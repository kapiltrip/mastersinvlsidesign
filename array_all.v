==> flow/design.v <==
module array_behavioral #(parameter WIDTH=8, DEPTH=16, ADDR=4) (
  input                 clk,
  input  [WIDTH-1:0]    write_data,
  input  [ADDR-1:0]     write_addr,
  input                 write_en,
  input  [ADDR-1:0]     read_addr,
  output reg [WIDTH-1:0] read_data
);
  reg [WIDTH-1:0] mem_array [0:DEPTH-1];
  integer idx;
  initial begin
    for (idx = 0; idx < DEPTH; idx = idx + 1)
      mem_array[idx] = {WIDTH{1'b0}};
    read_data = {WIDTH{1'b0}};
  end
  always @(posedge clk) begin
    if (write_en)
      mem_array[write_addr] <= write_data;  
    read_data <= mem_array[read_addr];
  end
endmodule
module array_dataflow #(parameter WIDTH=8, DEPTH=16, ADDR=4) (
  input              clk,
  input [WIDTH-1:0]  write_data,
  input [ADDR-1:0]   write_addr,
  input              write_en,
  input [ADDR-1:0]   read_addr,
  output [WIDTH-1:0] read_data
);
  reg [WIDTH-1:0] mem_array [0:DEPTH-1];
  integer idx;
  initial begin
    for (idx = 0; idx < DEPTH; idx = idx + 1)
      mem_array[idx] = {WIDTH{1'b0}};
  end
  always @(posedge clk) begin
    if (write_en)
      mem_array[write_addr] <= write_data;  
  end
  assign read_data = mem_array[read_addr];
endmodule
module dff (
  input clk,
  input enable,
  input d_in,
  output reg q_out
);
  always @(posedge clk)
    if (enable) q_out <= d_in;
endmodule
module array_structural #(parameter WIDTH=8) (
  input clk,
  input [WIDTH-1:0] write_data,
  input [1:0] write_addr,
  input write_en,
  input [1:0] read_addr,
  output [WIDTH-1:0] read_data
);
  wire [WIDTH-1:0] word0, word1, word2, word3;
  wire word0_we = write_en & (write_addr == 2'b00);
  wire word1_we = write_en & (write_addr == 2'b01);
  wire word2_we = write_en & (write_addr == 2'b10);
  wire word3_we = write_en & (write_addr == 2'b11);
  genvar bit_idx;
  generate
    for (bit_idx=0; bit_idx<WIDTH; bit_idx=bit_idx+1) begin: mem
      dff d0(.clk(clk), .enable(word0_we), .d_in(write_data[bit_idx]), .q_out(word0[bit_idx]));
      dff d1(.clk(clk), .enable(word1_we), .d_in(write_data[bit_idx]), .q_out(word1[bit_idx]));
      dff d2(.clk(clk), .enable(word2_we), .d_in(write_data[bit_idx]), .q_out(word2[bit_idx]));
      dff d3(.clk(clk), .enable(word3_we), .d_in(write_data[bit_idx]), .q_out(word3[bit_idx]));
    end
  endgenerate
  assign read_data = (read_addr==2'b00) ? word0 :
                     (read_addr==2'b01) ? word1 :
                     (read_addr==2'b10) ? word2 : word3;
endmodule
## From RTL to reports: array_behavioral

The steps from the RTL of array_behavioral to its reports follow in flow order.
Line numbers count from 1 in the design file above.
Library cell names are shortened.
A cell with n/a has no value.

- Top module: array_behavioral
- Clock: clk
- Library: sky130hd
- Library corner: tt_025C_1v80

## Elaborated design

Source: Yosys, flattened and elaborated, memories not mapped. Widths are those after wreduce; folded enables and synchronous resets count as part of the registers. Registers that Yosys merges into a memory's read port (data or address) are not register bits. Print and check cells do not count. Equal cells are merged and count once.
Memory sizes are those after Yosys's memory passes, which may raise the word count (mostly to a power of two), join words into wider ones and drop unused or constant bits.

- Muxes and demuxes: 3

Operators with widths:

| operator | count |
|---|---|
| 8-bit two-way mux | 1 |
| 4-bit two-way mux | 1 |
| 1-bit two-way mux | 1 |

- Flip-flop bits (word level): 0
- RAM bits: 128
- Word width x clocked read ports: 8
- Memories kept: 1
- Bits of input ports: 18
- Output and inout port bits: 8
- Elaborated cells: 4

Memories:

| memory | words | bits a word | read ports | wr ports | RTL line | source |
|---|---|---|---|---|---|---|
| mem_array | 16 | 8 | 1 | 1 | 9 | `reg [WIDTH-1:0] mem_array [0:DEPTH-1];` |

## Logic depth

Longest topological path by Yosys (ltp), each cell counted once; first at word level (registers and memories cut), then after technology mapping (sequential cells cut; the memories' decode and read muxes count).

- Word-level depth: 1
- ABC_AREA: 0
- Gate-level depth with buffers: 5
- Gate-level depth less buffers: 3

## Netlist

Source: synth_stat.txt of the flow (Yosys; design flattened, memories mapped). It holds for the ABC_AREA given above (unset counts as 0); a run with the other value may have another netlist.
The area totals of this step are shown rounded.

Cells by type:

| cell type | count | area in all (sq um) |
|---|---|---|
| edfxtp_1 | 128 | 3.84E+03 |
| mux4_2 | 18 | 405.389 |
| mux4_1 | 14 | 367.853 |
| dfxtp_1 | 8 | 160.154 |
| a22oi_1 | 16 | 120.115 |
| nor2_1 | 13 | 48.797 |
| buf_6 | 3 | 33.782 |
| nand2_1 | 9 | 33.782 |
| clkdlybuf4s25_2 | 3 | 30.029 |
| nor3_1 | 4 | 20.019 |
| buf_2 | 3 | 15.014 |
| nand3b_1 | 2 | 15.014 |
| nand2b_1 | 2 | 12.512 |
| or3b_2 | 1 | 8.758 |
| and2b_1 | 1 | 7.507 |
| buf_4 | 1 | 7.507 |
| and2_1 | 1 | 6.256 |
| nor2b_1 | 1 | 6.256 |
| nand3_1 | 1 | 5.005 |

- Cell count: 229
- Mapped area: 5100 sq um
- Flip-flop cells: 136
- Buffer cells: 10

## Timing after synthesis

OpenSTA on the mapped netlist: ideal clock, no wires. The path of least setup slack (recovery checks aside). Input and output delay are each 20% of the period. Register names are those of the netlist, which keeps one name where synthesis merged equal registers.

- Kind: input -> register
- From: in write_addr[2]
- To: mem mem_array[0][0]
- Clock period: 2.54 ns
- Launch time at the first pin: 0.508 ns
- Arrival: 1.618 ns
- Data required time: 2.157 ns
- Path slack: 0.539 ns
- Delay of the path: 1.493 ns
- Driving pins on the path: 2
- Synthesis period reached: 2.001 ns

"delay of the path" = arrival - input delay + setup time.
"driving pins on the path": output pins that drive a net of the path, with the launching flip-flop's if there is one; two outputs of one cell count as two.
"synthesis period reached" is the clock period less the worst setup slack; recovery checks do not enter. This is arithmetic on one report: input and output delays are still those of the set period (20% each).
The rows between start and end are the longest chain of elaborated cells between them; the timing report does not say that the signal goes this way. Where chains are equally long, one stands for them.
Each line given opens the expression or statement behind the cell; cells for indexed reads and writes are added by Yosys, which also makes memories of some case tables.

- Path through: or3b_2 -> nor3_1
- Length of the longest elaborated chain: 1
- Elaborated cells on any way between the ends: 1

Ends and longest elaborated chain, post-synthesis:

| element | RTL line | source |
|---|---|---|
| start, declared | 4 | `input  [ADDR-1:0]     write_addr,` |
| 4-bit two-way mux | 17 | `if (write_en)` |
| end, declared | 9 | `reg [WIDTH-1:0] mem_array [0:DEPTH-1];` |

## Timing after layout

From the final timing report of flow run A: the path of least setup slack in the routed layout; clock arrival at registers is part of the times.

- Kind: register -> output
- From: reg read_data[4]
- To: out read_data[4]
- Clock period: 1.92 ns
- Launch time at the first pin: 0.41 ns
- Arrival: 1.30 ns
- Data required time: 1.54 ns
- Path slack: 0.24 ns
- Driving pins on the path: 2

- Path through: dfxtp_1 -> clkdlybuf4s50_1
- Length of the longest elaborated chain: 0
- Elaborated cells on any way between the ends: 0

Ends and longest elaborated chain, post-layout:

| element | RTL line | source |
|---|---|---|
| start, declared | 7 | `output reg [WIDTH-1:0] read_data` |
| end, declared | 7 |  |

## Implementation results

Below are 2 stored runs of the flow (Yosys, OpenROAD; platform sky130hd) on array_behavioral, each with its settings and what was measured, unordered. Constraints: input delay and output delay 20% of the set period each, output load 0.01 pF.
"achieved period": clock period set for the run, less the worst setup slack. It is reckoned from that one timing run; input and output delays stay at 20% of the period that was set.
"time on the worst setup path" means the part of the period allowed to the worst setup path (the constraints hold back 20% at inputs and 20% at outputs) less its slack; where the path has registers, the arrival times of their clocks count too.
Results are given in rounded form.
A setting shown as . is not set for that run.

| setting or result | flow run A | flow run B |
|---|---|---|
| period_ns | 1.92 | 1.35 |
| CORE_UTILIZATION | 34 | 36 |
| CAP_MARGIN | 20 | 0 |
| CORE_MARGIN | 2 | 2 |
| SLEW_MARGIN | 20 | 20 |
| SETUP_SLACK_MARGIN | . | 0.28 |
| PLACE_DENSITY_LB_ADDON | . | 0.0 |
| CORE_ASPECT_RATIO | . | 1.36 |
| CELL_PAD_IN_SITES_DETAIL_PLACEMENT | . | 0 |
| ABC_AREA | . | 0 |
| MIN_ROUTING_LAYER | . | met2 |
| MAX_ROUTING_LAYER | . | met4 |
| standard-cell area after layout (sq um) | 6400 | 7000 |
| achieved period (ns) | 1.682 | 1.278 |
| post-synthesis cell area (sq um) | 5100 | 5100 |
| area inside the die boundary (sq um) | 16000 | 15000 |
| worst hold slack in the final report (ns) | 0.68 | 0.48 |
| total negative slack on setup checks (ns) | 0.000 | 0.000 |
| time on the worst setup path (ns) | 1.30 | 1.28 |
| worst setup path kind | register -> output | register -> register |
| setup slack of the worst path (ns) | 0.24 | 0.072 |
